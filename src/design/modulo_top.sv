==> flow/design.v <==
module modulo_01 (
    input logic [3:0] conmutador_4,  
    output logic [3:0] sindrome_ref
);
    logic w3, w2, w1, w0;  
    assign {w3, w2, w1, w0} = conmutador_4;  
    logic p0, p1, p2, g0;
    assign p0 = w0 ^ w1 ^ w3;
    assign p1 = w0 ^ w2 ^ w3;
    assign p2 = w1 ^ w2 ^ w3;
    assign g0 = p0 ^ p1 ^ w0 ^ p2 ^ w1 ^ w2 ^ w3;
    logic s0, s1, s2;
    assign s0 = p0 ^ w0 ^ w1 ^ w3;
    assign s1 = p1 ^ w0 ^ w2 ^ w3;
    assign s2 = p2 ^ w1 ^ w2 ^ w3;
    assign sindrome_ref = {g0, s2, s1, s0};
endmodule
module modulo_02(
    input logic [7:0] conmutador_8,  
    output logic [3:0] sindrome_detec  
);
    logic wr0, wr1, wr2, wr3, wr4, wr5, wr6, wr7;
    assign wr7 = conmutador_8[7];  
    assign wr6 = conmutador_8[6];  
    assign wr5 = conmutador_8[5];  
    assign wr4 = conmutador_8[4];  
    assign wr3 = conmutador_8[3];  
    assign wr2 = conmutador_8[2];  
    assign wr1 = conmutador_8[1];  
    assign wr0 = conmutador_8[0];  
    logic c0, c1, c2, g1;
    assign c0 = wr0 ^ wr2 ^ wr4 ^ wr6;  
    assign c1 = wr1 ^ wr2 ^ wr5 ^ wr6;  
    assign c2 = wr3 ^ wr4 ^ wr5 ^ wr6;  
    assign g1 = wr0 ^ wr1 ^ wr2 ^ wr3 ^ wr4 ^ wr5 ^ wr6;  
    assign sindrome_detec = {g1, c2, c1, c0};
endmodule
module modulo_03 (
    input [3:0] sindrome_ref,  
    input [3:0] sindrome_detec,  
    output [3:0] pos_error  
);
    assign pos_error = {
        sindrome_ref[3] ^ sindrome_detec[3],  
        sindrome_ref[2] ^ sindrome_detec[2],  
        sindrome_ref[1] ^ sindrome_detec[1],  
        sindrome_ref[0] ^ sindrome_detec[0]   
    };
endmodule
module modulo_04 (
    input [7:0] conmutador_8,  
    input [3:0] pos_error,  
    output [4:0] w_corregida_b4  
);
    logic [7:0] palabra;
    logic [7:0] mascara_error;
    logic [2:0] error_bit;
    assign error_bit = {
        pos_error[2],
        pos_error[1],
        pos_error[0]
    };
    assign mascara_error = (pos_error == 4'b0000) ? 8'b00000000 :  
                           ((pos_error != 4'b0000) && (pos_error[3] == 1'b1)) ? (8'b00000001 << (error_bit - 1)):  
                            8'b01111111;  
    assign palabra = (mascara_error == 8'b01111111) ? 8'b10000000 : conmutador_8 ^ mascara_error;
    assign w_corregida_b4[4] = (mascara_error == 8'b01111111) ? 1'b1 : 1'b0;  
    assign w_corregida_b4[3] = palabra[6];  
    assign w_corregida_b4[2] = palabra[5];
    assign w_corregida_b4[1] = palabra[4];
    assign w_corregida_b4[0] = palabra[2];
endmodule
module modulo_05 (
    input logic [4:0] w_corregida_b4,
    output logic [4:0] led
);
    assign led = ~w_corregida_b4;  
endmodule
module modulo_06 (
    input  logic [4:0] w_corregida_b4,
    output logic [6:0] seven  
);
    always_comb begin
        seven = 7'b1111111;
        case (w_corregida_b4)
            5'b00000: seven = 7'b0000001;  
            5'b00001: seven = 7'b1001111;  
            5'b00010: seven = 7'b0010010;  
            5'b00011: seven = 7'b0000110;  
            5'b00100: seven = 7'b1001100;  
            5'b00101: seven = 7'b0100100;  
            5'b00110: seven = 7'b0100000;  
            5'b00111: seven = 7'b0001111;  
            5'b01000: seven = 7'b0000000;  
            5'b01001: seven = 7'b0000100;  
            5'b01010: seven = 7'b0001000;  
            5'b01011: seven = 7'b1100000;  
            5'b01100: seven = 7'b0110001;  
            5'b01101: seven = 7'b1000010;  
            5'b01110: seven = 7'b0110000;  
            5'b01111: seven = 7'b0111000;  
            5'b10000: seven = 7'b1111110;  
            default: seven = 7'b1111111;  
        endcase
    end
endmodule
module modulo_07 
#(
    parameter int REFRESH_DIV = 27000
)
(
    input  logic clk,
    input  logic rst_n,  
    input  logic [4:0]  w_corregida_b4,
    input  logic [3:0]  error_pos,
    output logic [1:0]  anodo,
    output logic [6:0]  seven 
);
    localparam int CNT_W = (REFRESH_DIV <= 1) ? 1 : $clog2(REFRESH_DIV);
    logic [CNT_W-1:0] cnt, cnt_next;
    logic             sel, sel_next;    
    wire              tick = (cnt == REFRESH_DIV-1);
    assign cnt_next = tick ? '0        : (cnt + 1'b1);
    assign sel_next = tick ? ~sel      :  sel;
    always_ff @(posedge clk) begin
        {cnt, sel} <= rst_n ? {cnt_next, sel_next}
                            : { {CNT_W{1'b0}}, 1'b0 };
    end
    logic [6:0] seven_w;  
    logic [6:0] seven_e;  
    modulo_06 u_hex_w (
        .w_corregida_b4 (w_corregida_b4),
        .seven          (seven_w)
    );
    logic [4:0] error_bit_before;
    logic [4:0] error_bit;
    assign error_bit_before = (w_corregida_b4 == 5'b10000) || (error_pos == 4'b0000) ? 5'b10000: {
        1'b0,
        1'b0,
        error_pos[2],
        error_pos[1],
        error_pos[0]
    };  
    assign error_bit = (error_bit_before == 5'b10000 ) || (error_bit_before == 5'b00000) ? error_bit_before: error_bit_before - 5'b00001; 
    modulo_06 u_hex_e (
        .w_corregida_b4 (error_bit),
        .seven          (seven_e)
    );
    assign anodo = sel ? 2'b01 : 2'b10;
    assign seven = sel ? seven_e : seven_w;
endmodule
module modulo_top (
    input logic clk,
    input logic rst_n,
    input logic [3:0] conmutador_4,
    input logic [7:0] conmutador_8,
    output logic [4:0] led,
    output logic [6:0] seven,
    output logic [1:0] anodo
);
    logic [3:0] sindrome_ref;
    logic [3:0] sindrome_detec;
    logic [3:0] pos_error;
    logic [4:0] w_corregida_b4;
    logic [6:0] seven_error;
    modulo_01 codificador (
        .conmutador_4 (conmutador_4),
        .sindrome_ref (sindrome_ref)
    );
    modulo_02 receptor (
        .conmutador_8 (conmutador_8),
        .sindrome_detec (sindrome_detec)
    );
    modulo_03 comparador (
        .sindrome_ref (sindrome_ref),
        .sindrome_detec (sindrome_detec),
        .pos_error (pos_error)
    );
    modulo_04 corrector (
        .conmutador_8 (conmutador_8),
        .pos_error (pos_error),
        .w_corregida_b4 (w_corregida_b4)
    );
    modulo_05 pintar_palabra (
        .w_corregida_b4 (w_corregida_b4),
        .led (led)
    );
    modulo_07 #(.REFRESH_DIV(27000)) disp_mux (
    .clk           (clk),
    .rst_n         (rst_n),
    .w_corregida_b4(w_corregida_b4),
    .error_pos     (pos_error),
    .anodo         (anodo),
    .seven         (seven)
    );
endmodule
Reports on modulo_top
Tool output for the design above, in the order of the flow.
Line numbers count from 1 in the design file above.
Operators carry their Yosys type and port widths (W data, S select, Z words).
Cell names lack the library's common part.
{ "design": {"top": "modulo_top", "clk_port": "clk", "cell_library": "sky130hd", "lib_corner": "tt_025C_1v80"} }

Word-level counts
Source: Yosys, flattened and elaborated, memories not mapped. Widths are those after wreduce. Registers that Yosys merges into a memory's read port (data or address) are not register bits. Print and check cells do not count. Equal cells are merged and count once.
Yosys's memory passes give these memory sizes; they may raise the number of words (mostly to a power of two), join words into wider ones and drop unused or constant bits.
{ "bits": {"memories": 2, "romBits": 448, "output_inout_bits": 14, "reg_bits": 16, "in_bits": 14} }
{ "mem_list": {"columns": ["name", "words", "width", "read_ports", "wr", "line", "rtl"], "rows": [
  ["(no name shown)", 32, 7, 1, 0, 85, "case (w_corregida_b4)"],
  ["(no name shown)", 32, 7, 1, 0, 85, null]
]} }
{ "classes": {"n_shift": 1, "n_logic": 44, "addsub": 3, "n_mux": 8, "reduce_and_logical": 7, "equal": 4} }
{ "op_table": {"columns": ["operator", "n"], "rows": [
  ["$xor A1 B1 Y1", 40],
  ["$shl A1 B32 Y8 const A", 1],
  ["$mux W8", 2],
  ["$add A15 B1 Y15 const B", 1],
  ["$eq A15 B15 Y1 const B", 1],
  ["$mux W7", 2],
  ["$eq A5 B5 Y1 const B", 2],
  ["$mux W5", 2],
  ["$eq A8 B7 Y1 const B", 1],
  ["$xor A7 B7 Y7", 1],
  ["$sub A5 B1 Y5 const B", 1],
  ["$not A5 Y5", 1],
  ["$logic_not A5 Y1", 1],
  ["$sub A3 B1 Y4 const B", 1],
  ["$logic_not A4 Y1", 1],
  ["$reduce_bool A4 Y1", 1],
  ["$logic_or A1 B1 Y1", 2],
  ["$not A1 Y1", 2],
  ["$reduce_or A2 Y1", 1],
  ["$mux W2", 1],
  ["$logic_and A1 B1 Y1", 1],
  ["$mux W1", 1]
]} }

Longest topological paths
Depth = most cells in a row (Yosys ltp): at word level without a register or memory, in the mapped netlist without a sequential cell, where the memories' decode and read muxes count.
{ "depth": {"word_depth": 21, "ABC_AREA": 0, "mapped_depth": 17} }

Mapped cells and area
The flow's flattened synthesis, as Yosys stat reports it; memories are mapped. The netlist is that of the ABC_AREA named above (0 if unset); the other value can give another one.
The area totals of this step are shown rounded.
{ "types": {"columns": ["cell", "n", "type_area_um2"], "rows": [
  ["dfxtp_1", 16, 320.307],
  ["ha_1", 14, 175.168],
  ["xor2_1", 12, 105.101],
  ["nand2_1", 24, 90.086],
  ["nor2_1", 24, 90.086],
  ["xnor2_2", 5, 81.328],
  ["or3_1", 12, 75.072],
  ["a21oi_1", 11, 55.053],
  ["mux2i_1", 5, 50.048],
  ["xnor3_2", 2, 47.546],
  ["inv_1", 12, 45.043],
  ["o21ai_0", 9, 45.043],
  ["xnor2_1", 5, 43.792],
  ["a31oi_1", 6, 37.536],
  ["nand3_1", 7, 35.034],
  ["and3_1", 5, 31.28],
  ["nor3_2", 3, 30.029],
  ["xor2_4", 1, 27.526]
]} }
Not listed: further types 42, cells in them 69.
{ "synth_totals": {"mapped_cells": 242, "synth_area_um2": 1900, "sequential_area_um2": 320, "ff_cells": 16} }
The figures by module come from a second, unflattened synthesis with its own total; it is not the netlist above.
{ "hier_totals": {"hier_cells": 252, "hier_area_um2": 2000} }
Rows give one instance, submodules left out.
{ "modules": {"columns": ["mod", "cells", "instances", "seq_area_um2", "area_um2"], "rows": [
  ["modulo_07 #(REFRESH_DIV=27000)", 101, 1, 320, 900],
  ["modulo_06", 43, 2, 0.0, 310],
  ["modulo_04", 36, 1, 0.0, 240],
  ["modulo_02", 14, 1, 0.0, 150],
  ["modulo_01", 6, 1, 0.0, 58],
  ["modulo_03", 4, 1, 0.0, 35],
  ["modulo_05", 5, 1, 0.0, 19],
  ["modulo_top", 0, 1, 0.0, 0.0]
]} }

Path before layout
OpenSTA on the mapped netlist: ideal clock, no wires. The path of least setup slack (recovery checks aside). Input and output delay are each 20% of the period. Register names are those of the netlist, which keeps one name where synthesis merged equal registers.
{ "synth_path": {"kind": "in2out", "from": "in conmutador_8[2]", "to": "out seven[3]", "in_delay_ps": 1240, "period_ps": 6200, "delay_ps": 3237, "stages": 14, "t_arrival_ps": 4477, "output_delay_ps": 1240, "path_slack_ps": 483, "path_buffers": 1, "period_less_setup_slack_ps": 5717} }
"delay_ps" = arrival - input delay + setup time.
At an output port there is no setup time.
"stages": output pins that drive a net of the path, with the launching flip-flop's if there is one; two outputs of one cell count as two.
"period_less_setup_slack_ps" is the clock period less the worst setup slack; recovery checks do not enter. This is arithmetic on one report: input and output delays are still those of the set period (20% each).
Between the ends stands the longest chain of elaborated cells between them, by number of cells; it is not shown to be the way that was timed. Of several equally long chains one is given.
Each line given opens the expression or statement behind the cell; cells for indexed reads and writes are added by Yosys, which also makes memories of some case tables.
The chain passes a memory read, where the word-level depth is cut; so it can be longer than that depth.
{ "synth_between": {"cell_sequence": "xnor2_2 -> xor2_4 -> inv_2 -> ha_1 -> clkbuf_1 -> inv_1 -> nor2_1 -> o21ai_0 -> xor2_1 -> or2_2 -> ha_1 -> or4_1 -> a22o_1 -> a2bb2oi_2", "elab_chain_cells": 20, "cone_cells": 36, "cone_classes": "add/sub (2); eq/ne (3); shift (1); mux (7); logic (15); reduce/logical (6); memory (2)"} }
{ "synth_lines": {"columns": ["item", "line", "rtl"], "rows": [
  ["start: declaration", 156, "input logic [7:0] conmutador_8,"],
  ["$xor A1 B1 Y1 x5", 35, "assign g1 = wr0 ^ wr1 ^ wr2 ^ wr3 ^ wr4 ^ wr5 ^ wr6;"],
  ["$xor A1 B1 Y1", 44, "sindrome_ref[3] ^ sindrome_detec[3],"],
  ["$reduce_bool A4 Y1", 64, "((pos_error != 4'b0000) && (pos_error[3] == 1'b1)) ? (8'b00000001 << (error_bit - 1)):"],
  ["$logic_and A1 B1 Y1", 64, null],
  ["$mux W8", 64, null],
  ["$mux W8", 63, "assign mascara_error = (pos_error == 4'b0000) ? 8'b00000000 :"],
  ["$xor A7 B7 Y7", 66, "assign palabra = (mascara_error == 8'b01111111) ? 8'b10000000 : conmutador_8 ^ mascara_error;"],
  ["(+2 left out)", null, null],
  ["$logic_or A1 B1 Y1", 137, "assign error_bit_before = (w_corregida_b4 == 5'b10000) || (error_pos == 4'b0000) ? 5'b10000: {"],
  ["$mux W5", 137, null],
  ["$eq A5 B5 Y1", 144, "assign error_bit = (error_bit_before == 5'b10000 ) || (error_bit_before == 5'b00000) ? error_bit_before: error ..."],
  ["$logic_or A1 B1 Y1", 144, null],
  ["$mux W5", 144, null],
  ["$mem_v2 Z32 W7", 85, "case (w_corregida_b4)"],
  ["$mux W7", 150, "assign seven = sel ? seven_e : seven_w;"],
  ["end: declaration", 158, "output logic [6:0] seven,"]
]} }
Nets of the timed path that keep an RTL name, with a line that drives or declares them; the list need not be complete.
{ "synth_nets": {"columns": ["net", "line", "rtl"], "rows": [
  ["led[0]", 77, "assign led = ~w_corregida_b4;"]
]} }

Timing after layout
From the final timing report of run A: the path of least setup slack in the routed layout; clock arrival at registers is part of the times.
The path's times are printed in steps of 10 ps; the period is the one set.
{ "layout_path": {"kind": "in2out", "from": "in conmutador_8[0]", "to": "out seven[3]", "t_arrival_ps": 4500, "in_delay_ps": 1080, "path_buffers": 3, "path_slack_ps": -180, "output_delay_ps": 1080, "stages": 17, "period_ps": 5400} }
Between the ends stands the longest chain of elaborated cells between them, by number of cells; it is not shown to be the way that was timed. Of several equally long chains one is given.
The chain passes a memory read, where the word-level depth is cut; so it can be longer than that depth.
{ "layout_between": {"cell_sequence": "clkdlybuf4s50_1 -> xor2_2 -> xor2_1 -> buf_4 -> inv_2 -> ha_1 -> inv_2 -> or3_1 -> a21oi_2 -> a21oi_1 -> nand3_1 -> nand2_1 -> ha_1 -> or4_1 -> a22o_1 -> a2bb2oi_2 -> clkdlybuf4s15_2", "elab_chain_cells": 21, "cone_cells": 33, "cone_classes": "add/sub (2); eq/ne (3); shift (1); mux (7); logic (12); reduce/logical (6); memory (2)"} }
{ "layout_lines": {"columns": ["item", "line", "rtl"], "rows": [
  ["start: declaration", 156, "input logic [7:0] conmutador_8,"],
  ["$xor A1 B1 Y1 x6", 35, "assign g1 = wr0 ^ wr1 ^ wr2 ^ wr3 ^ wr4 ^ wr5 ^ wr6;"],
  ["$xor A1 B1 Y1", 44, "sindrome_ref[3] ^ sindrome_detec[3],"],
  ["$reduce_bool A4 Y1", 64, "((pos_error != 4'b0000) && (pos_error[3] == 1'b1)) ? (8'b00000001 << (error_bit - 1)):"],
  ["$logic_and A1 B1 Y1", 64, null],
  ["$mux W8", 64, null],
  ["$mux W8", 63, "assign mascara_error = (pos_error == 4'b0000) ? 8'b00000000 :"],
  ["$xor A7 B7 Y7", 66, "assign palabra = (mascara_error == 8'b01111111) ? 8'b10000000 : conmutador_8 ^ mascara_error;"],
  ["(+2 left out)", null, null],
  ["$logic_or A1 B1 Y1", 137, "assign error_bit_before = (w_corregida_b4 == 5'b10000) || (error_pos == 4'b0000) ? 5'b10000: {"],
  ["$mux W5", 137, null],
  ["$eq A5 B5 Y1", 144, "assign error_bit = (error_bit_before == 5'b10000 ) || (error_bit_before == 5'b00000) ? error_bit_before: error ..."],
  ["$logic_or A1 B1 Y1", 144, null],
  ["$mux W5", 144, null],
  ["$mem_v2 Z32 W7", 85, "case (w_corregida_b4)"],
  ["$mux W7", 150, "assign seven = sel ? seven_e : seven_w;"],
  ["end: declaration", 158, "output logic [6:0] seven,"]
]} }

Add stored flow runs of modulo_top

Stored flow runs of modulo_top (2 of them; Yosys, OpenROAD, sky130hd). They differ in their settings and are not a sequence. Constraints: input delay and output delay 20% of the set period each, output load 0.01 pF.
"timing.achieved_period_ps": clock period set for the run, less the worst setup slack. It is reckoned from that one timing run; input and output delays stay at 20% of the period that was set.
"worst_path_allowed_less_slack_ps" = time allowed to the worst setup path (clock period - input delay - output delay, where it has them) - its slack; a late launch clock adds to it, a late capture clock takes from it.
"totalPower_uw" is the tool's figure for a default switching activity; nothing was simulated.
"worst_path_allowed_less_slack_ps" is known to 10 ps.
Measured values are rounded.
[
  {
    "run": "run A",
    "settings": { "period_ns": 5.4, "SETUP_SLACK_MARGIN": -0.24, "CAP_MARGIN": 20, "CORE_MARGIN": 2, "CORE_UTILIZATION": 40, "SLEW_MARGIN": 20 },
    "results": { "timing.achieved_period_ps": 5582, "final_util_pct": 59, "fin_hold_ws_ps": 450, "final_cell_area_um2": 2800, "worst_path_allowed_less_slack_ps": 3420, "worstPathKind": "in2out", "totalPower_uw": 970, "total_die_area_um2": 5400, "timing.setup.ws_ps": -180, "synthesis_area_um2": 1900, "total_negative_slack_ps": -390 }
  },
  {
    "run": "run B",
    "settings": { "period_ns": 7.3, "CORE_UTILIZATION": 45, "SETUP_SLACK_MARGIN": -0.13, "PLACE_DENSITY_LB_ADDON": 0.25, "CORE_MARGIN": 10, "CELL_PAD_IN_SITES_GLOBAL_PLACEMENT": 3, "CELL_PAD_IN_SITES_DETAIL_PLACEMENT": 1, "TNS_END_PERCENT": 50, "GPL_ROUTABILITY_DRIVEN": 1, "CTS_CLUSTER_SIZE": 83, "CAP_MARGIN": 25, "SLEW_MARGIN": 30 },
    "outcome": "incomplete, placement halted on FLW-0024"
  }
]
